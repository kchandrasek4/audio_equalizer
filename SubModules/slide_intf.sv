==> flow/design.v <==
module A2D_intf(clk, rst_n, strt_cnv, chnnl, a2d_SS_n, SCLK, MOSI, MISO, cnv_cmplt, res);
	input clk, rst_n, strt_cnv, MISO;
	input [2:0] chnnl;
	output logic a2d_SS_n, SCLK, MOSI, cnv_cmplt;
	output logic [11:0] res;
	logic snd, txn_end;
	logic [15:0] cmd;
	logic done;
	logic [15:0] resp;
	SPI_mnrch SPI_intf(.clk(clk), .rst_n(rst_n), .snd(snd), .cmd(cmd), .MISO(MISO), .SS_n(a2d_SS_n), .SCLK(SCLK), .MOSI(MOSI), .done(done), .resp(resp));
	typedef enum logic [1:0] {IDLE, TX, WAIT, RX} state_t;
	state_t state, nxt_state;
	always_ff@(posedge clk, negedge rst_n) begin
		if(!rst_n)
			state <= IDLE;
		else
			state <= nxt_state;
	end
	always_comb begin
		snd = 0;
		txn_end = 0;
		nxt_state = state; 
		case(state)
		IDLE: if(strt_cnv) begin
			  snd = 1;
			  nxt_state = TX;
		      end
		TX: if(done) begin
			nxt_state = WAIT;		 
		    end
		WAIT: begin
			snd = 1;			 
			nxt_state = RX;
		      end
		RX: if(done) begin
			txn_end = 1;
			nxt_state = IDLE;
		    end
		endcase
	end
	assign cmd = {2'b00, chnnl, 11'b0};	 
	always_ff@(posedge clk, negedge rst_n)
		if(!rst_n)
			cnv_cmplt <= 0;
		else if(snd)
			cnv_cmplt <= 0;
		else if(txn_end)
			cnv_cmplt <= 1;
	assign res = resp[11:0];
endmodule
module SCLK_div(clk, rst_n, ld_SCLK, SCLK, full, shft);
	input clk, rst_n, ld_SCLK;
	output logic SCLK, full, shft;
	logic [4:0] cnt;
	always_ff@(posedge clk, negedge rst_n) begin
		if(!rst_n)
			cnt <= 5'b10111;
		else if(ld_SCLK)
			cnt <= 5'b10111;		 
		else
			cnt <= cnt + 5'b1;
	end
	always_comb begin
		SCLK = cnt[4];
		shft = cnt[4] & ~cnt[3] & ~cnt[2] & ~cnt[1] & cnt[0];  
		full = &cnt;
	end
endmodule
module SPI_data_shreg(clk, init, shft, cmd, MISO, shft_reg);
	input clk, init, shft, MISO;
	input [15:0] cmd;
	output logic [15:0] shft_reg;
	always_ff@(posedge clk) begin
		casez({init, shft})
			2'b01: shft_reg <= {shft_reg[14:0], MISO};
			2'b1?: shft_reg <= cmd;
			default: shft_reg <= shft_reg;
		endcase
	end
endmodule
module SPI_mnrch(clk, rst_n, snd, cmd, MISO, 
		SS_n, SCLK, MOSI, done, resp );
	input clk, rst_n, snd, MISO;
	input [15:0] cmd;
	output logic done, SS_n, SCLK, MOSI;
	output logic [15:0] resp;
	typedef enum logic [1:0] {IDLE, ACTIVE, END} state_t;
	state_t state, nxt_state; 
	logic init, full, shft, ld_SCLK, set_done, done16;
	logic [15:0] sreg;
	SPI_data_shreg shftReg(.clk(clk), .init(init), .shft(shft), .cmd(cmd), .MISO(MISO), .shft_reg(sreg));
	bit_cntr5 cntr(.clk(clk), .shift(shft), .init(init), .done16(done16));
	SCLK_div clk_div(.clk(clk), .rst_n(rst_n),.ld_SCLK(ld_SCLK), .SCLK(SCLK), .shft(shft), .full(full));
	always_ff@(posedge clk, negedge rst_n) begin
		if(!rst_n)
			state <= IDLE;
		else
			state <= nxt_state;
	end
	always_comb begin
		nxt_state = state;
		set_done = 0;
		ld_SCLK = 1;
		init = 0;
		resp = sreg;
		MOSI = sreg[15];
		case(state)
		    IDLE: if(snd) begin
				nxt_state = ACTIVE;
				init = 1;
				ld_SCLK = 0;
			  end
			  else begin
			  end
		    ACTIVE: if(done16) begin
				nxt_state = END;
				ld_SCLK = 0;
			    end
			    else begin
				ld_SCLK = 0;
			    end
		    END: if(full) begin
				nxt_state = IDLE;
				set_done = 1;
				ld_SCLK = 1;
			 end
			 else begin
				ld_SCLK = 0;
			 end
		    default: nxt_state = IDLE;
		endcase
	end
	always@(posedge clk, negedge rst_n) begin
		if(!rst_n) begin
			SS_n <= '1;
			done <= 0;
		end
		else begin
			if(snd) begin
				SS_n <= 1'b0;
				done <= 1'b0;
			end
			else if(set_done) begin
				done <= 1'b1;
				SS_n <= 1'b1;
			end
		end
	end
endmodule
module bit_cntr5(clk, init, shift,
		done16);
	input clk, init, shift;
	output done16;
	logic [4:0] cnt;
	always@(posedge clk, posedge init) begin
		if(init)
			cnt <= '0;
		else if(shift)
			cnt <= cnt + 5'b1;
	end
	assign done16 = cnt[4];
endmodule
module slide_intf(clk, rst_n, MISO, SS_n, SCLK, MOSI, POT_LP, POT_B1, POT_B2, POT_B3, POT_HP, VOLUME);
	input logic clk, rst_n, MISO;
	output logic SS_n, SCLK, MOSI;
	output logic[11:0] POT_LP, POT_B1, POT_B2, POT_B3, POT_HP, VOLUME;
	typedef enum logic {SELECT_CHNL, CONVERT} state_t;
	state_t state, nxt_state;
	logic [2:0] cntr;
	logic skip, cntr_en, strt_cnv, cnv_cmplt;
	logic POT_LP_en, POT_B1_en, POT_B2_en, POT_B3_en, POT_HP_en, VOLUME_en;
	logic [11:0] res;
	A2D_intf A2D_interface(.clk(clk), .rst_n(rst_n), .strt_cnv(strt_cnv), .chnnl(cntr), .a2d_SS_n(SS_n), .SCLK(SCLK), .MOSI(MOSI), .MISO(MISO), .res(res), .cnv_cmplt(cnv_cmplt));
	always_ff@(posedge clk, negedge rst_n)
		if(!rst_n)
			state <= SELECT_CHNL;
		else
			state <= nxt_state;
	always_ff@(posedge clk, negedge rst_n)
		if(!rst_n)
			cntr <= 0;
		else if(cntr_en)
			cntr <= cntr+1;
	always_comb begin
		cntr_en = 0;
		strt_cnv = 0;
		nxt_state = state;
		case(state)
		SELECT_CHNL:  
				if(!skip & rst_n) begin
					nxt_state = CONVERT;
					strt_cnv = 1'b1;
				end
				else
					cntr_en = 1;
		CONVERT:
				if(cnv_cmplt) begin
					nxt_state = SELECT_CHNL;
					cntr_en = 1;
				end
		endcase
	end
	assign skip = (cntr == 3'b101) || (cntr == 3'b110);
	assign POT_LP_en = (cntr == 3'b001) & cnv_cmplt & ~strt_cnv;
	assign POT_B1_en = (cntr == 3'b000) & cnv_cmplt & ~strt_cnv;
	assign POT_B2_en = (cntr == 3'b100) & cnv_cmplt & ~strt_cnv;
	assign POT_B3_en = (cntr == 3'b010) & cnv_cmplt & ~strt_cnv;
	assign POT_HP_en = (cntr == 3'b011) & cnv_cmplt & ~strt_cnv;
	assign VOLUME_en = (cntr == 3'b111) & cnv_cmplt & ~strt_cnv;
	always_ff@(posedge clk, negedge rst_n) begin
		if(!rst_n) begin
			POT_LP <= 0;
			POT_B1 <= 0;
			POT_B2 <= 0;
			POT_B3 <= 0;
			POT_HP <= 0;
			VOLUME <= 0;
		end
		else if(POT_LP_en) POT_LP <= res;
		else if(POT_B1_en) POT_B1 <= res;
		else if(POT_B2_en) POT_B2 <= res;
		else if(POT_B3_en) POT_B3 <= res;
		else if(POT_HP_en) POT_HP <= res;
		else if(VOLUME_en) VOLUME <= res;
	end
endmodule
# ---- From RTL to reports: slide_intf
# The steps from the RTL of slide_intf to its reports follow in flow order.
# Lines are those of the file above, counted from 1.
# Operators carry their Yosys type and port widths (W data, S select, Z words).
# Library cell names are shortened.
# A cell with -- has no value.
dict set report setup {
  top {slide_intf}
  clock {clk}
  lib {sky130hd}
  corner {tt_025C_1v80}
}

# ---- After elaboration
# Source: Yosys, flattened and elaborated, memories not mapped. Widths are those after wreduce. Registers that Yosys merges into a memory's read port (data or address) are not register bits. Print and check cells do not count.
dict set report bits {
  register_bits 109
  input_bits 3
  out_inout_bits 75
  word_cells 114
}
dict set report classes {
  addsub 3
  n_eq 19
  muxes 31
  n_logic 27
  n_reduce_logical 18
}
# operator n
set ops {}
lappend ops {{$pmux W16 S2} 1}
lappend ops {{$and A1 B1 Y1} 17}
lappend ops {{$mux W1} 15}
lappend ops {{$eq A3 B3 Y1 const B} 4}
lappend ops {{$mux W2} 6}
lappend ops {{$not A1 Y1} 10}
lappend ops {{$add A5 B1 Y5 const B} 2}
lappend ops {{$reduce_and A5 Y1} 2}
lappend ops {{$reduce_and A3 Y1} 3}
lappend ops {{$pmux W2 S4} 1}
lappend ops {{$pmux W1 S2} 4}
lappend ops {{$eq A2 B1 Y1 const B} 3}
lappend ops {{$ne A2 B1 Y1 const B} 3}
lappend ops {{$eq A2 B2 Y1 const B} 3}
lappend ops {{$ne A2 B2 Y1 const B} 3}
lappend ops {{$reduce_bool A2 Y1} 3}
lappend ops {{$eq A3 B2 Y1 const B} 2}
lappend ops {{$reduce_and A6 Y1} 1}
lappend ops {{$pmux W2 S3} 1}
lappend ops {{$pmux W1 S3} 2}
lappend ops {{$mux W5} 1}
lappend ops {{$logic_not A2 Y1} 2}
lappend ops {{$reduce_and A4 Y1} 1}
lappend ops {{$add A3 B1 Y3 const B} 1}
lappend ops {{$eq A3 B1 Y1 const B} 1}
lappend ops {{$logic_not A3 Y1} 1}
lappend ops {{$reduce_or A3 Y1} 1}
lappend ops {{$reduce_and A2 Y1} 1}
# Other operator kinds: 3; their cells: 3.

# ---- Longest topological paths
# Yosys ltp: most cells in a row. Word level: on the elaborated netlist, between registers, memories and ports. Mapped: between sequential cells and ports; inverters and the memories' decode and read muxes count.
dict set report logic_depth {
  ltp_word 12
  abc_area 0
  mapped_depth 8
  ltp_nobuf 6
}

# ---- Mapped cells and area
# The flow's flattened synthesis, as Yosys stat reports it; memories are mapped. The netlist is that of the ABC_AREA named above (0 if unset); the other value can give another one.
# type n area_total_um2
set by_type {}
lappend by_type {dfrtp_1 89 2.23E+03}
lappend by_type {mux2_2 67 754.474}
lappend by_type {edfxtp_1 16 480.461}
lappend by_type {dfstp_2 7 183.926}
lappend by_type {mux2_4 10 150.144}
lappend by_type {ha_1 9 112.608}
lappend by_type {and2_1 16 100.096}
lappend by_type {xnor2_1 6 52.55}
lappend by_type {nand2b_1 6 37.536}
lappend by_type {nand2_1 8 30.029}
lappend by_type {inv_1 7 26.275}
lappend by_type {o21ai_0 5 25.024}
lappend by_type {buf_6 2 22.522}
lappend by_type {buf_2 4 20.019}
lappend by_type {nand4_1 3 18.768}
lappend by_type {nor2_1 5 18.768}
lappend by_type {a21o_1 2 15.014}
lappend by_type {o21a_1 2 15.014}
# Not listed: further types 20, cells in them 22.
dict set report mapped {
  stdcells 286
  synth_area_um2 4459.3
  seqArea_um2 2891.5
  ff_cells 112
  n_buf 9
}
# The figures by module come from a second, unflattened synthesis with its own total; it is not the netlist above.
dict set report hier_totals {
  cells_unflattened 294
  area_unflattened_um2 4615.7
}
# Each row is one instance without its submodules.
# module instances n_cells area_um2 mod_seq_area_um2
set by_module {}
lappend by_module {slide_intf 1 185 3016.6 1901.8}
lappend by_module {SPI_data_shreg 1 35 732.0 480.5}
lappend by_module {SCLK_div 1 19 246.5 130.1}
lappend by_module {SPI_mnrch 1 21 215.2 127.6}
lappend by_module {bit_cntr5 1 15 203.9 125.1}
lappend by_module {A2D_intf 1 19 201.4 126.4}

# ---- Timing after synthesis
# OpenSTA on the mapped netlist: ideal clock, no wires. The path of least setup slack (recovery checks aside). Input and output delay are each 20% of the period. Register names are those of the netlist, which keeps one name where synthesis merged equal registers.
dict set report synth_path {
  path_type {reg2reg}
  from {reg cntr[0]}
  to {reg A2D_interface.SPI_intf.shftReg.shft_reg[0]}
  clock_period_ns 2.0
  setup_time_ns 0.375
  t_first_pin_ns 0.000
  t_arrival_ns 1.785
  required_time_ns 1.625
  path_slack_ns -0.160
  delay_ns 2.160
  driving_pins 7
  n_path_buf 1
  period_less_setup_slack_ns 2.16
}
# "delay_ns" is the arrival time less input delay plus setup time.
# "driving_pins" counts driving pins, that of a launching flip-flop among them; a cell with two outputs on the path counts twice.
# "period_less_setup_slack_ns" is the clock period less the worst setup slack; recovery checks do not enter. This is arithmetic on one report: input and output delays are still those of the set period (20% each).
# Between the ends stands the longest chain of elaborated cells between them, by number of cells; it is not shown to be the way that was timed. Of several equally long chains one is given.
# Each line given opens the expression or statement behind the cell; cells for indexed reads and writes are added by Yosys, which also makes memories of some case tables.
# A register here has more assigning lines than the two given.
# The path ends at the enable pin of a flip-flop; only ways to that pin are counted.
dict set report synth_between {
  cell_sequence {dfrtp_1 ha_1 o21ai_0 a31oi_1 nand2b_1 buf_2 nand2b_1}
  elab_chain_len 12
  cone_cells 13
  lines_between 8
  classes_between {eq/ne (3); mux (6); logic (1); reduce/logical (3)}
}
# element line_no
set synth_rtl {}
lappend synth_rtl {{from (decl)} 169} ;# logic [2:0] cntr;
lappend synth_rtl {{from (assign)} 181} ;# cntr <= 0;
lappend synth_rtl {{from (assign)} 183} ;# cntr <= cntr+1;
lappend synth_rtl {{$eq A3 B3 Y1} 203} ;# assign skip = (cntr == 3'b101) || (cntr == 3'b110);
lappend synth_rtl {{$logic_or A1 B1 Y1} 203}
lappend synth_rtl {{$logic_not A1 Y1} 190} ;# if(!skip & rst_n) begin
lappend synth_rtl {{$and A1 B1 Y1} 190}
lappend synth_rtl {{$mux W1} 190}
lappend synth_rtl {{$pmux W1 S2} 188} ;# case(state)
lappend synth_rtl {{$mux W1} 24} ;# IDLE: if(strt_cnv) begin
lappend synth_rtl {{$pmux W1 S3} 23} ;# case(state)
lappend synth_rtl {{$mux W1} 108} ;# IDLE: if(snd) begin
lappend synth_rtl {{$mux W1} 107} ;# case(state)
lappend synth_rtl {{$eq A2 B1 Y1} 74} ;# casez({init, shft})
lappend synth_rtl {{$reduce_bool A2 Y1} --}
lappend synth_rtl {{to (assign)} 75} ;# 2'b01: shft_reg <= {shft_reg[14:0], MISO};
lappend synth_rtl {{to (assign)} 76} ;# 2'b1?: shft_reg <= cmd;
lappend synth_rtl {{to (decl)} 72} ;# output logic [15:0] shft_reg;

# ---- Path in the finished layout
# From the final timing report of record 1: the path of least setup slack in the routed layout; clock arrival at registers is part of the times.
dict set report layout_path {
  path_type {reg2reg}
  from {reg cntr[0]}
  to {reg VOLUME[10]}
  clock_period_ns 1.73
  setup_time_ns 0.11
  t_first_pin_ns 0.35
  t_arrival_ns 2.27
  required_time_ns 1.96
  path_slack_ns -0.31
  driving_pins 6
  n_path_buf 0
}
# Between the ends stands the longest chain of elaborated cells between them, by number of cells; it is not shown to be the way that was timed. Of several equally long chains one is given.
dict set report layout_between {
  cell_sequence {dfrtp_2 ha_4 ha_4 nand2b_4 or4_4 mux2_4}
  elab_chain_len 10
  cone_cells 32
  classes_between {eq/ne (7); mux (2); logic (19); reduce/logical (4)}
}
# element line_no
set layout_rtl {}
lappend layout_rtl {{from (decl)} 169} ;# logic [2:0] cntr;
lappend layout_rtl {{from (assign)} 181} ;# cntr <= 0;
lappend layout_rtl {{from (assign)} 183} ;# cntr <= cntr+1;
lappend layout_rtl {{$eq A3 B3 Y1} 203} ;# assign skip = (cntr == 3'b101) || (cntr == 3'b110);
lappend layout_rtl {{$logic_or A1 B1 Y1} 203}
lappend layout_rtl {{$logic_not A1 Y1} 190} ;# if(!skip & rst_n) begin
lappend layout_rtl {{$and A1 B1 Y1} 190}
lappend layout_rtl {{$mux W1} 190}
lappend layout_rtl {{$pmux W1 S2} 188} ;# case(state)
lappend layout_rtl {{$not A1 Y1} 208} ;# assign POT_HP_en = (cntr == 3'b011) & cnv_cmplt & ~strt_cnv;
lappend layout_rtl {{$and A1 B1 Y1} 208}
lappend layout_rtl {{$not A1 Y1} --}
lappend layout_rtl {{$reduce_and A6 Y1} --}
lappend layout_rtl {{to (assign)} 217} ;# VOLUME <= 0;
lappend layout_rtl {{to (assign)} 224} ;# else if(VOLUME_en) VOLUME <= res;
lappend layout_rtl {{to (decl)} 166} ;# output logic[11:0] POT_LP, POT_B1, POT_B2, POT_B3, POT_HP, VOLUME;

2 stored runs of slide_intf in the flow (synthesis by Yosys, layout by OpenROAD, sky130hd cells), in arbitrary order. Constraints: input delay and output delay 20% of the set period each, output load 0.01 pF.
"achieved_period_ns" is the run's clock period less its worst setup slack. It is reckoned from that one timing run; input and output delays stay at 20% of the period that was set.
"worst_path_time_ns" means the part of the period allowed to the worst setup path (the constraints hold back 20% at inputs and 20% at outputs) less its slack; where the path has registers, the arrival times of their clocks count too.

[flow] record 1: files
==> flow/run.sh <==
#!/bin/bash
# the make line also repeats the synthesis and layout settings of config.mk as NAME=value (left out here)
make -C /OpenROAD-flow-scripts/flow DESIGN_CONFIG=/design/flow/config.mk WORK_HOME=/design/flow/orfs CLKGATE_MAP_FILE= finish
==> flow/config.mk <==
export PLATFORM = sky130hd
export DESIGN_NAME = slide_intf
export DESIGN_NICKNAME = slide_intf
export VERILOG_FILES = /design/flow/design.v
export SDC_FILE = /design/flow/constraint.sdc
export NUM_CORES = 4
export LEC_CHECK = 0
export CAP_MARGIN = 20
export CORE_ASPECT_RATIO = 0.91
export CORE_MARGIN = 2
export CORE_UTILIZATION = 17
export MAX_ROUTING_LAYER = met4
export SLEW_MARGIN = 15
==> flow/constraint.sdc <==
create_clock -name core_clock -period 1.73 [get_ports {clk}]
set_input_delay 0.3460 -clock core_clock [delete_from_list [all_inputs] [get_ports {clk}]]
set_output_delay 0.3460 -clock core_clock [all_outputs]
set_load 0.01 [all_outputs]

[flow] record 1: metrics
[metrics] achieved_period_ns = 2.042
[metrics] worstSetupSlack_ns = -0.312
[metrics] finish.utilization_pct = 26.2
[metrics] setup_tns_ns = -20.651
[metrics] total_die_area_um2 = 27544.1
[metrics] synth_chip_area_um2 = 4459.3
[metrics] worst_path_time_ns = 2.04
[metrics] path_kind = reg2reg

[flow] record 2: files
==> flow/run.sh <==
#!/bin/bash
# the make line also repeats the synthesis and layout settings of config.mk as NAME=value (left out here)
make -C /OpenROAD-flow-scripts/flow DESIGN_CONFIG=/design/flow/config.mk WORK_HOME=/design/flow/orfs CLKGATE_MAP_FILE= finish
==> flow/config.mk <==
export PLATFORM = sky130hd
export DESIGN_NAME = slide_intf
export DESIGN_NICKNAME = slide_intf
export VERILOG_FILES = /design/flow/design.v
export SDC_FILE = /design/flow/constraint.sdc
export NUM_CORES = 4
export LEC_CHECK = 0
export CAP_MARGIN = 5
export CELL_PAD_IN_SITES_DETAIL_PLACEMENT = 0
export CELL_PAD_IN_SITES_GLOBAL_PLACEMENT = 3
export CORE_ASPECT_RATIO = 0.62
export CORE_MARGIN = 2
export CORE_UTILIZATION = 42
export CTS_CLUSTER_SIZE = 90
export MAX_ROUTING_LAYER = met4
export MIN_ROUTING_LAYER = met1
export PLACE_DENSITY_LB_ADDON = 0.07
export SETUP_SLACK_MARGIN = 0.23
export SLEW_MARGIN = 20
==> flow/constraint.sdc <==
create_clock -name core_clock -period 1.6 [get_ports {clk}]
set_input_delay 0.3200 -clock core_clock [delete_from_list [all_inputs] [get_ports {clk}]]
set_output_delay 0.3200 -clock core_clock [all_outputs]
set_load 0.01 [all_outputs]

[flow] record 2: metrics
[metrics] achieved_period_ns = 2.004
[metrics] worstSetupSlack_ns = -0.404
[metrics] finish.utilization_pct = 64.8
[metrics] setup_tns_ns = -31.650
[metrics] total_die_area_um2 = 11481.3
[metrics] synth_chip_area_um2 = 4459.3
[metrics] worst_path_time_ns = 2.00
[metrics] path_kind = reg2reg
