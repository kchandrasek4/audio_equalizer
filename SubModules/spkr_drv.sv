==> flow/design.v <==
module PDM(clk,rst_n,duty,PDM,PDM_n);
	input clk;
	input rst_n;
	input [15:0] duty;
	output reg PDM;
	output reg PDM_n;
	reg [15:0] duty_ff;
	reg [15:0] accum_ff;
	wire [15:0] duty_ff_inverse;
	wire comparison;
	assign duty_ff_inverse=(comparison?16'hffff:16'h0000)-duty_ff;
	assign comparison=(duty_ff>=accum_ff)?1:0;  
	always_ff@(posedge clk, negedge rst_n)begin
		if(!rst_n)
			duty_ff<=0;
		else
			duty_ff<=duty;
	end
	always_ff@(posedge clk, negedge rst_n)begin
		if(!rst_n)
			accum_ff<=0;
		else
			accum_ff<=accum_ff+duty_ff_inverse;
	end
	always_ff@(posedge clk, negedge rst_n)begin
		if(!rst_n)begin
			PDM<=0;
			PDM_n<=1;
		end
		else begin
			PDM<=comparison;
			PDM_n<=~comparison;
		end
	end
endmodule
module spkr_drv(clk,rst_n,vld,lft_chnnl,rght_chnnl,lft_PDM,
                rght_PDM,lft_PDM_n,rght_PDM_n);
  input clk, rst_n;
  input vld;			 
  input signed [15:0] lft_chnnl;
  input signed [15:0] rght_chnnl;
  output lft_PDM;
  output rght_PDM;
  output lft_PDM_n;
  output rght_PDM_n;
  reg signed [15:0] lft_reg, rght_reg;
  always_ff @(posedge clk, negedge rst_n)
    if (!rst_n) begin
	  lft_reg <= 16'h0000;
	  rght_reg <= 16'h0000;
	end else if (vld) begin
	  lft_reg <= lft_chnnl ^ 16'h8000;		 
	  rght_reg <= rght_chnnl ^ 16'h8000;	 
	end
  PDM iLft(.clk(clk),.rst_n(rst_n),.duty(lft_reg),.PDM(lft_PDM),.PDM_n(lft_PDM_n));
  PDM iRght(.clk(clk),.rst_n(rst_n),.duty(rght_reg),.PDM(rght_PDM),.PDM_n(rght_PDM_n));
endmodule
Step by step through the tools: spkr_drv
Tool output for the design above, in the order of the flow.
Lines are those of the file above, counted from 1.
Cell names lack the library's common part.
{"block": "setup", "design": "spkr_drv", "clk_port": "clk", "cell_library": "sky130hd", "lib_corner": "tt_025C_1v80"}

After elaboration
Yosys after proc, flatten, opt, wreduce and memory -nomap, before mapping. Enables and synchronous resets that opt folds into registers are not counted as muxes. Memory bits, and registers merged into a memory's read port (data or address), are not among the register bits. Print and check cells are not counted. Equal cells are merged and count once.
{"block": "classes", "n_addsub": 4, "mul": 0, "n_div": 0, "n_cmp": 2, "equal": 0, "n_shift": 0, "n_mux": 4, "n_logic": 4, "reduce_and_logical": 0}
{"block": "op_table", "operator": "16-bit adder", "n": 2}
{"block": "op_table", "operator": "16-bit subtractor", "n": 2}
{"block": "op_table", "operator": "16-bit greater-or-equal comparator", "n": 2}
{"block": "op_table", "operator": "16-bit 2-to-1 mux", "n": 2}
{"block": "op_table", "operator": "1-bit inverter", "n": 4}
{"block": "op_table", "operator": "1-bit 2-to-1 mux", "n": 2}
{"block": "bits", "reg_bits": 100, "latch_bits": 0, "mem_bits_rw": 0, "mem_bits_ro": 0, "clocked_rd_ports_x_width": 0, "memories": 0, "output_inout_bits": 4, "word_cells": 24}

Longest topological paths
Longest topological path by Yosys (ltp), each cell counted once; first at word level (registers and memories cut), then after technology mapping (sequential cells cut; the memories' decode and read muxes count).
{"block": "depth", "depth_word": 5, "abc_area": 0, "depth_mapped": 15, "mapped_depth_nobuf": 15}

Synthesis result
The flow's flattened synthesis, as Yosys stat reports it; memories are mapped. The netlist is that of the ABC_AREA named above (0 if unset); the other value can give another one.
The area totals of this step are shown rounded.
{"block": "by_type", "type": "dfrtp_1", "n": 98, "type_area_um2": 2.45E+03}
{"block": "by_type", "type": "ha_1", "n": 64, "type_area_um2": 800.768}
{"block": "by_type", "type": "fa_1", "n": 30, "type_area_um2": 600.576}
{"block": "by_type", "type": "mux2_2", "n": 30, "type_area_um2": 337.824}
{"block": "by_type", "type": "inv_1", "n": 79, "type_area_um2": 296.534}
{"block": "by_type", "type": "xnor2_1", "n": 24, "type_area_um2": 210.202}
{"block": "by_type", "type": "a21oi_1", "n": 31, "type_area_um2": 155.149}
{"block": "by_type", "type": "xor2_1", "n": 10, "type_area_um2": 87.584}
{"block": "by_type", "type": "a21o_1", "n": 9, "type_area_um2": 67.565}
{"block": "by_type", "type": "dfstp_2", "n": 2, "type_area_um2": 52.55}
{"block": "by_type", "type": "nand2_1", "n": 14, "type_area_um2": 52.55}
{"block": "by_type", "type": "nor2_1", "n": 14, "type_area_um2": 52.55}
{"block": "by_type", "type": "o21bai_1", "n": 7, "type_area_um2": 52.55}
{"block": "by_type", "type": "o21ai_0", "n": 8, "type_area_um2": 40.038}
{"block": "by_type", "type": "o211ai_1", "n": 5, "type_area_um2": 37.536}
{"block": "by_type", "type": "o21a_1", "n": 5, "type_area_um2": 37.536}
{"block": "by_type", "type": "a2111oi_4", "n": 1, "type_area_um2": 27.526}
{"block": "by_type", "type": "a21oi_2", "n": 3, "type_area_um2": 26.275}
Other cell types: 24; their cells: 45.
{"block": "mapped", "mapped_cells": 479, "synth_area_um2": 5700, "seq_area_um2": 2500, "flip_flops": 100, "n_buf": 4}
The figures by module come from a second, unflattened synthesis with its own total; it is not the netlist above.
{"block": "unflattened", "cells_unflattened": 510, "hier_area_um2": 6200}
Each row is one instance without its submodules.
{"block": "by_module", "module": "PDM", "instances": 2, "cells": 220, "mod_area_um2": 2500}
{"block": "by_module", "module": "spkr_drv", "instances": 1, "cells": 70, "mod_area_um2": 1300}

Path before layout
Source: OpenSTA report_checks on the synthesized netlist (no wires, ideal clock, input and output delay 20% of the period each), path of least setup slack; recovery checks are left aside. Register names are those of the netlist, which keeps one name where synthesis merged equal registers.
{"block": "synth_timing", "kind": "register to register", "from": "register iLft.accum_ff[11]", "to": "register iLft.accum_ff[14]", "tclk_ns": 5.44, "setup_ns": 0.080, "t_first_pin_ns": 0.000, "t_arrival_ns": 4.127, "required_ns": 5.360, "path_slack_ns": 1.233, "path_delay_ns": 4.207, "path_stages": 15, "path_buffers": 0, "synth_period_reached_ns": 4.207}
"path_delay_ns" = arrival - input delay + setup time.
"path_stages" counts driving pins, that of a launching flip-flop among them; a cell with two outputs on the path counts twice.
"synth_period_reached_ns" = period - worst setup slack (recovery checks aside). The figure is calculated, with input and output delays left at 20% of the set period.
The rows between start and end are the longest chain of elaborated cells between them; the timing report does not say that the signal goes this way. Where chains are equally long, one stands for them.
Each line given opens the expression or statement behind the cell; cells for indexed reads and writes are added by Yosys, which also makes memories of some case tables.
{"block": "synth_between", "path_cell_list": "dfrtp_1 > inv_1 > ha_1 > nand3_1 > nor2_1 > nand2_1 > o211ai_1 > fa_1 > fa_1 > a21oi_1 > o221ai_1 > a211oi_1 > o21bai_1 > a21oi_1 > xnor2_1", "elab_chain_cells": 5}
{"block": "synth_lines", "item": "start, declared", "line_no": 8, "source": "reg [15:0] accum_ff;"}
{"block": "synth_lines", "item": "start, assigned", "line_no": 21, "source": "accum_ff<=0;"}
{"block": "synth_lines", "item": "start, assigned", "line_no": 23, "source": "accum_ff<=accum_ff+duty_ff_inverse;"}
{"block": "synth_lines", "item": "16-bit greater-or-equal comparator", "line_no": 12, "source": "assign comparison=(duty_ff>=accum_ff)?1:0;"}
{"block": "synth_lines", "item": "1-bit 2-to-1 mux", "line_no": 12}
{"block": "synth_lines", "item": "16-bit 2-to-1 mux", "line_no": 11, "source": "assign duty_ff_inverse=(comparison?16'hffff:16'h0000)-duty_ff;"}
{"block": "synth_lines", "item": "16-bit subtractor", "line_no": 11}
{"block": "synth_lines", "item": "16-bit adder", "line_no": 23}
{"block": "synth_lines", "item": "end, assigned", "line_no": 21}
{"block": "synth_lines", "item": "end, assigned", "line_no": 23}
{"block": "synth_lines", "item": "end, declared", "line_no": 8}
Some nets on the timed path still bear RTL names; the line given drives or declares the net.
{"block": "synth_nets", "net": "iLft.comparison", "line_no": 12}

Worst path after layout
From the final timing report of entry A: the path of least setup slack in the routed layout; clock arrival at registers is part of the times.
{"block": "layout_timing", "kind": "register to register", "from": "register iRght.accum_ff[0]", "to": "register iRght.accum_ff[13]", "tclk_ns": 3.34, "setup_ns": 0.11, "t_first_pin_ns": 0.35, "t_arrival_ns": 4.04, "required_ns": 3.58, "path_slack_ns": -0.46, "path_stages": 19, "path_buffers": 3}
The rows between start and end are the longest chain of elaborated cells between them; the timing report does not say that the signal goes this way. Where chains are equally long, one stands for them.
{"block": "layout_between", "path_cell_list": "dfrtp_1 > inv_1 > ha_1 > nand2b_4 > a2111oi_4 > o31ai_2 > a211oi_4 > clkinvlp_4 > buf_4 > fa_1 > ha_1 > a21o_1 > a21oi_2 > buf_4 > o211ai_1 > buf_4 > a21boi_2 > o21bai_1 > xor2_1", "elab_chain_cells": 5}
{"block": "layout_lines", "item": "start, declared", "line_no": 8, "source": "reg [15:0] accum_ff;"}
{"block": "layout_lines", "item": "start, assigned", "line_no": 21, "source": "accum_ff<=0;"}
{"block": "layout_lines", "item": "start, assigned", "line_no": 23, "source": "accum_ff<=accum_ff+duty_ff_inverse;"}
{"block": "layout_lines", "item": "16-bit greater-or-equal comparator", "line_no": 12, "source": "assign comparison=(duty_ff>=accum_ff)?1:0;"}
{"block": "layout_lines", "item": "1-bit 2-to-1 mux", "line_no": 12}
{"block": "layout_lines", "item": "16-bit 2-to-1 mux", "line_no": 11, "source": "assign duty_ff_inverse=(comparison?16'hffff:16'h0000)-duty_ff;"}
{"block": "layout_lines", "item": "16-bit subtractor", "line_no": 11}
{"block": "layout_lines", "item": "16-bit adder", "line_no": 23}
{"block": "layout_lines", "item": "end, assigned", "line_no": 21}
{"block": "layout_lines", "item": "end, assigned", "line_no": 23}
{"block": "layout_lines", "item": "end, declared", "line_no": 8}
Some nets on the timed path still bear RTL names; the line given drives or declares the net.
{"block": "layout_nets", "net": "iRght.comparison", "line_no": 12}

==> results <==
2 stored runs of spkr_drv in the flow (synthesis by Yosys, layout by OpenROAD, sky130hd cells), in arbitrary order. Constraints: input delay and output delay 20% of the set period each, output load 0.01 pF.
"timing.achieved_period_ns" means the clock period less the worst setup slack. The figure is calculated, with input and output delays left at 20% of the set period.
"timing.worst_path_ns": the worst setup path's part of the clock period (all of it between registers, 20% less for each end at a port) less its slack. A launch clock that arrives late makes it longer, a capture clock that arrives late makes it shorter.
Results are given in rounded form.

{"run": "entry A", "settings": { "period_ns": 3.34, "CAP_MARGIN": 20, "CORE_MARGIN": 2, "CORE_UTILIZATION": 40, "SLEW_MARGIN": 20 }, "results": { "timing.achieved_period_ns": 3.802, "synthesis_area_um2": 5700, "die_um2": 15000, "worstSetupSlack_ns": -0.46, "timing.worst_path_ns": 3.80, "worst_setup_path_type": "register to register", "stdcell_area_um2": 8000, "tns_setup_ns": -5.2, "utilization_pct": 57, "worst_hold_slack_ns": 0.37 }}
{"run": "entry B", "settings": { "period_ns": 6.68, "CORE_UTILIZATION": 16, "PLACE_DENSITY_LB_ADDON": 0.1, "CORE_ASPECT_RATIO": 0.51, "CORE_MARGIN": 3, "CELL_PAD_IN_SITES_DETAIL_PLACEMENT": 0, "CTS_CLUSTER_SIZE": 80, "CTS_CLUSTER_DIAMETER": 32, "MAX_ROUTING_LAYER": "met4", "CAP_MARGIN": 20, "SLEW_MARGIN": 20 }, "results": { "timing.achieved_period_ns": 4.606, "synthesis_area_um2": 5700, "die_um2": 38000, "worstSetupSlack_ns": 2.1, "timing.worst_path_ns": 4.61, "worst_setup_path_type": "register to register", "stdcell_area_um2": 7000, "tns_setup_ns": 0.000, "utilization_pct": 20, "worst_hold_slack_ns": 0.37 }}
