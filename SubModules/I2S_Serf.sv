==> flow/design.v <==
module I2S_Serf(clk,rst_n,I2S_sclk,I2S_ws,I2S_data,lft_chnnl,rght_chnnl,vld);
	input clk,rst_n;
	input I2S_sclk;
	input I2S_ws;
	input I2S_data;
	output [23:0] lft_chnnl;
	output [23:0] rght_chnnl;
	output reg vld;
	reg sclk_ff1,sclk_ff2,sclk_ff3;
	wire sclk_rise;
	assign sclk_rise=~sclk_ff3&sclk_ff2;
	always_ff@(posedge clk,negedge rst_n)begin
		if(!rst_n)begin
			sclk_ff1<=0;
			sclk_ff2<=0;
			sclk_ff3<=0;
		end
		else begin
			sclk_ff1<=I2S_sclk;
			sclk_ff2<=sclk_ff1;
			sclk_ff3<=sclk_ff2;
		end
	end
	reg ws_ff1,ws_ff2,ws_ff3;
	wire ws_fall;
	assign ws_fall=ws_ff3&~ws_ff2;
	always_ff@(posedge clk,negedge rst_n)begin
		if(!rst_n)begin
			ws_ff1<=1;
			ws_ff2<=1;
			ws_ff3<=1;
		end
		else begin
			ws_ff1<=I2S_ws;
			ws_ff2<=ws_ff1;
			ws_ff3<=ws_ff2;
		end
	end
	reg [4:0] bit_cntr;
	reg clr_cnt;
	wire eq23,eq24;
	always_ff@(posedge clk)begin
		bit_cntr<=clr_cnt?0:(sclk_rise?bit_cntr+1:bit_cntr);
	end
	assign eq23=(bit_cntr==5'd23)?1:0;
	assign eq24=(bit_cntr==5'd24)?1:0;
	reg [47:0] shft_reg;
	assign lft_chnnl=shft_reg[47:24];
	assign rght_chnnl=shft_reg[23:0];
	always_ff@(posedge clk)begin
		shft_reg<=sclk_rise?{shft_reg[46:0],I2S_data}:shft_reg;
	end
	typedef enum reg [2:0] {not_synch,synching,left_data,right_data,synch_check} state_I2S;
	state_I2S state,nxt_state;
	always_ff@(posedge clk,negedge rst_n)begin
		if(!rst_n)begin
			state<=not_synch;
		end
		else
			state<=nxt_state;
	end
	always_comb begin
		vld=0;
		clr_cnt=0;
		nxt_state=state;
		case (state)
			not_synch:begin
				if(ws_fall)
					nxt_state=synching;
			end
			synching:begin  
				if(sclk_rise)begin
					nxt_state=left_data;
					clr_cnt=1;
				end
			end
			left_data:begin  
				if(eq24)begin
					nxt_state=right_data;
					clr_cnt=1;
				end
				end
			right_data:begin
				if(eq23&I2S_ws)  
					nxt_state=synch_check;
				else if(eq23&~I2S_ws) 
					nxt_state=not_synch;
			end
			synch_check:begin
				if(eq24&~I2S_ws)begin  
					nxt_state=left_data;
					clr_cnt=1;
					vld=1;
				end
				else if(eq24&I2S_ws)
					nxt_state=not_synch;
			end
			default:nxt_state=not_synch;
		endcase
	end
endmodule
-- Reports on I2S_Serf
What the tools print for I2S_Serf, step after step.
Lines are those of the file above, counted from 1.
Library cell names are shortened.
Not given: n/a
- top: I2S_Serf
- clock: clk
- cell library: sky130hd
- library corner: tt_025C_1v80

-- Word level
Counts by Yosys on the flattened word-level netlist (proc, flatten, opt, wreduce; memories kept). Register bits leave out memories and registers merged into their read ports (data or address). Print and check cells are left out. Cells with the same type and inputs are merged into one.
- noted register bits after elaboration: 62
- bits in latches: 0
- RAM bits: 0
- noted memory bits (read-only): 0
- noted word width x clocked read ports: 0
- memories at 0
- noted cells after elaboration: 47
- noted $add $sub $neg: 1
- multiply operators: 0
- div/mod/pow operators: 0
- order comparisons at 0
- noted equal/unequal tests: 11
- noted shift operators: 0
- noted muxes and demuxes: 15
- bitwise gates (word level) at 9
- reduce/logical cells at 2
- operators with widths (cell ; count):
    3-bit two-way mux ; 7
    3-bit case mux with 5-bit select ; 1
    5-bit == test (second input constant) ; 2
    1-bit AND ; 6
    2-bit != test (second input constant) ; 3
    3-bit by 2-bit == test with 1-bit output (second input constant) ; 2
    3-bit != test (second input constant) ; 2
    1-bit two-way mux ; 6
    5-bit by 1-bit adder with 5-bit output (second input constant) ; 1
    5-bit AND reduction ; 1
    1-bit inverter ; 3
    3-bit by 1-bit == test with 1-bit output (second input constant) ; 1
    3-bit == test (second input constant) ; 1
    3-bit logical NOT ; 1
    1-bit case mux with 3-bit select ; 1

-- Logic depth
Depth = most cells in a row (Yosys ltp): at word level without a register or memory, in the mapped netlist without a sequential cell, where the memories' decode and read muxes count.
- depth in word-level cells: 6
- ABC_AREA: 0
- mapped depth at 5

-- Netlist
Source: synth_stat.txt of the flow (Yosys; design flattened, memories mapped). It holds for the ABC_AREA given above (unset counts as 0); a run with the other value may have another netlist.
- cell types (type ; count ; area in all (um^2)):
    edfxtp_1 ; 48 ; 1.44E+03
    dfrtp_1 ; 7 ; 175.168
    dfstp_2 ; 4 ; 105.101
    dfxtp_1 ; 5 ; 100.096
    ha_1 ; 2 ; 25.024
    nand2_1 ; 6 ; 22.522
    a21oi_1 ; 4 ; 20.019
    o21ai_0 ; 4 ; 20.019
    inv_1 ; 5 ; 18.768
    nand3b_1 ; 2 ; 15.014
    or4_1 ; 2 ; 15.014
    and4b_4 ; 1 ; 13.763
    nand2b_4 ; 1 ; 13.763
    a31oi_1 ; 2 ; 12.512
    buf_6 ; 1 ; 11.261
    a221o_1 ; 1 ; 10.01
    a32o_1 ; 1 ; 10.01
    and4b_1 ; 1 ; 10.01
Not listed: further types 12, cells in them 13.
- standard cells after synthesis: 110
- noted synthesis area: 2127.0 um^2
- noted area of sequential cells: 1821.7 um^2
- noted flip-flops: 64
- buffer cells at 2

-- Timing after synthesis
Path of least setup slack by OpenSTA after synthesis, without wires, with an ideal clock, recovery checks aside; 20% of the period is set as input and as output delay. Where synthesis merged equal registers, the netlist keeps one of their names.
- path kind: flip-flop to flip-flop
- start point: register sclk_ff3
- end point: register shft_reg[0]
- period: 2.25 ns
- library setup time: 0.404 ns
- time at the first pin: 0.000 ns
- noted arrival time: 1.565 ns
- data required time: 1.846 ns
- path slack at 0.281 ns
- noted path delay: 1.969 ns
- stages on the path: 4
- noted buffers on the path: 1
- noted synthesis period reached: 1.969 ns
"path delay" is the arrival time less input delay plus setup time.
"stages on the path": output pins that drive a net of the path, with the launching flip-flop's if there is one; two outputs of one cell count as two.
"synthesis period reached" is the clock period less the worst setup slack; recovery checks do not enter. This is arithmetic on one report: input and output delays are still those of the set period (20% each).
The rows between start and end are the longest chain of elaborated cells between them; the timing report does not say that the signal goes this way. Where chains are equally long, one stands for them.
Each line given opens the expression or statement behind the cell; cells for indexed reads and writes are added by Yosys, which also makes memories of some case tables.
- cells stage by stage: dfrtp_1 > nand2b_4 > buf_6 > inv_1
- noted length of the longest elaborated chain: 2
- elaborated cells on any way between the ends at 2
- source lines of those cells at 1
- classes of those cells: 2 x logic
- ends and longest elaborated chain, after synthesis (item ; RTL line ; source):
    start, declared ; 9 ; reg sclk_ff1,sclk_ff2,sclk_ff3;
    start, assigned ; 16 ; sclk_ff3<=0;
    start, assigned ; 21 ; sclk_ff3<=sclk_ff2;
    1-bit inverter ; 11 ; assign sclk_rise=~sclk_ff3&sclk_ff2;
    1-bit AND ; 11 ;
    end, assigned ; 51 ; shft_reg<=sclk_rise?{shft_reg[46:0],I2S_data}:shft_reg;
    end, declared ; 47 ; reg [47:0] shft_reg;

-- Path in the finished layout
Path of least setup slack in the final report of run A (OpenROAD, finished layout, wires in). Where an end is a register, its clock arrival counts in the times.
- path kind: input port to output port
- start point: input port I2S_ws
- end point: output port vld
- period: 3.07 ns
- external input delay at 0.61 ns
- output delay: 0.61 ns
- time at the first pin: 0.61 ns
- noted arrival time: 2.03 ns
- data required time: 2.46 ns
- path slack at 0.42 ns
- stages on the path: 4
- noted buffers on the path: 2
The rows between start and end are the longest chain of elaborated cells between them; the timing report does not say that the signal goes this way. Where chains are equally long, one stands for them.
- cells stage by stage: clkdlybuf4s50_1 > and2b_2 > and2_1 > clkdlybuf4s50_1
- noted length of the longest elaborated chain: 4
- elaborated cells on any way between the ends at 4
- classes of those cells: 2 x mux; 2 x logic
- ends and longest elaborated chain, post-layout (item ; RTL line ; source):
    start, declared ; 4 ; input I2S_ws;
    1-bit inverter ; 90 ; if(eq24&~I2S_ws)begin
    1-bit AND ; 90 ;
    1-bit two-way mux ; 90 ;
    1-bit two-way mux ; 66 ; case (state)
    end, declared ; 8 ; output reg vld;

Appendix: measured runs

Below are 2 stored runs of the flow (Yosys, OpenROAD; platform sky130hd) on I2S_Serf, each with its settings and what was measured, unordered. Constraints: input delay and output delay 20% of the set period each, output load 0.01 pF.
"achieved period" means the clock period less the worst setup slack. The figure is calculated, with input and output delays left at 20% of the set period.
"time used up by the worst setup path": the worst setup path's part of the clock period (all of it between registers, 20% less for each end at a port) less its slack. A launch clock that arrives late makes it longer, a capture clock that arrives late makes it shorter.
"power consumption" is the tool's figure for a default switching activity; nothing was simulated.

Run A
Settings were period_ns = 3.07; CAP_MARGIN = 20; CORE_MARGIN = 2; CORE_UTILIZATION = 40; SLEW_MARGIN = 20
- chip area after synthesis (Yosys): 2,127.0 um^2
- noted the area inside the die boundary: 5,916.7 um^2
- noted the area of the standard cells in the finished layout: 2,912.8 um^2
- noted the utilization after routing: 57.0%
- worst setup slack after layout: 0.423 ns
- summed negative setup slack at 0.000 ns
- worst hold slack after layout at 0.348 ns
- noted the power consumption: 1.880 mW
- achieved period: 2.647 ns
- time used up by the worst setup path at 1.42 ns
- class of the worst setup path: input port to output port

Run B
Settings were period_ns = 1.6; CORE_UTILIZATION = 69; PLACE_DENSITY_LB_ADDON = 0.03; CORE_MARGIN = 6; CTS_CLUSTER_SIZE = 21; CTS_CLUSTER_DIAMETER = 66; MAX_ROUTING_LAYER = met4; CAP_MARGIN = 20; SLEW_MARGIN = 20
- incomplete, placement halted on DPL-0033
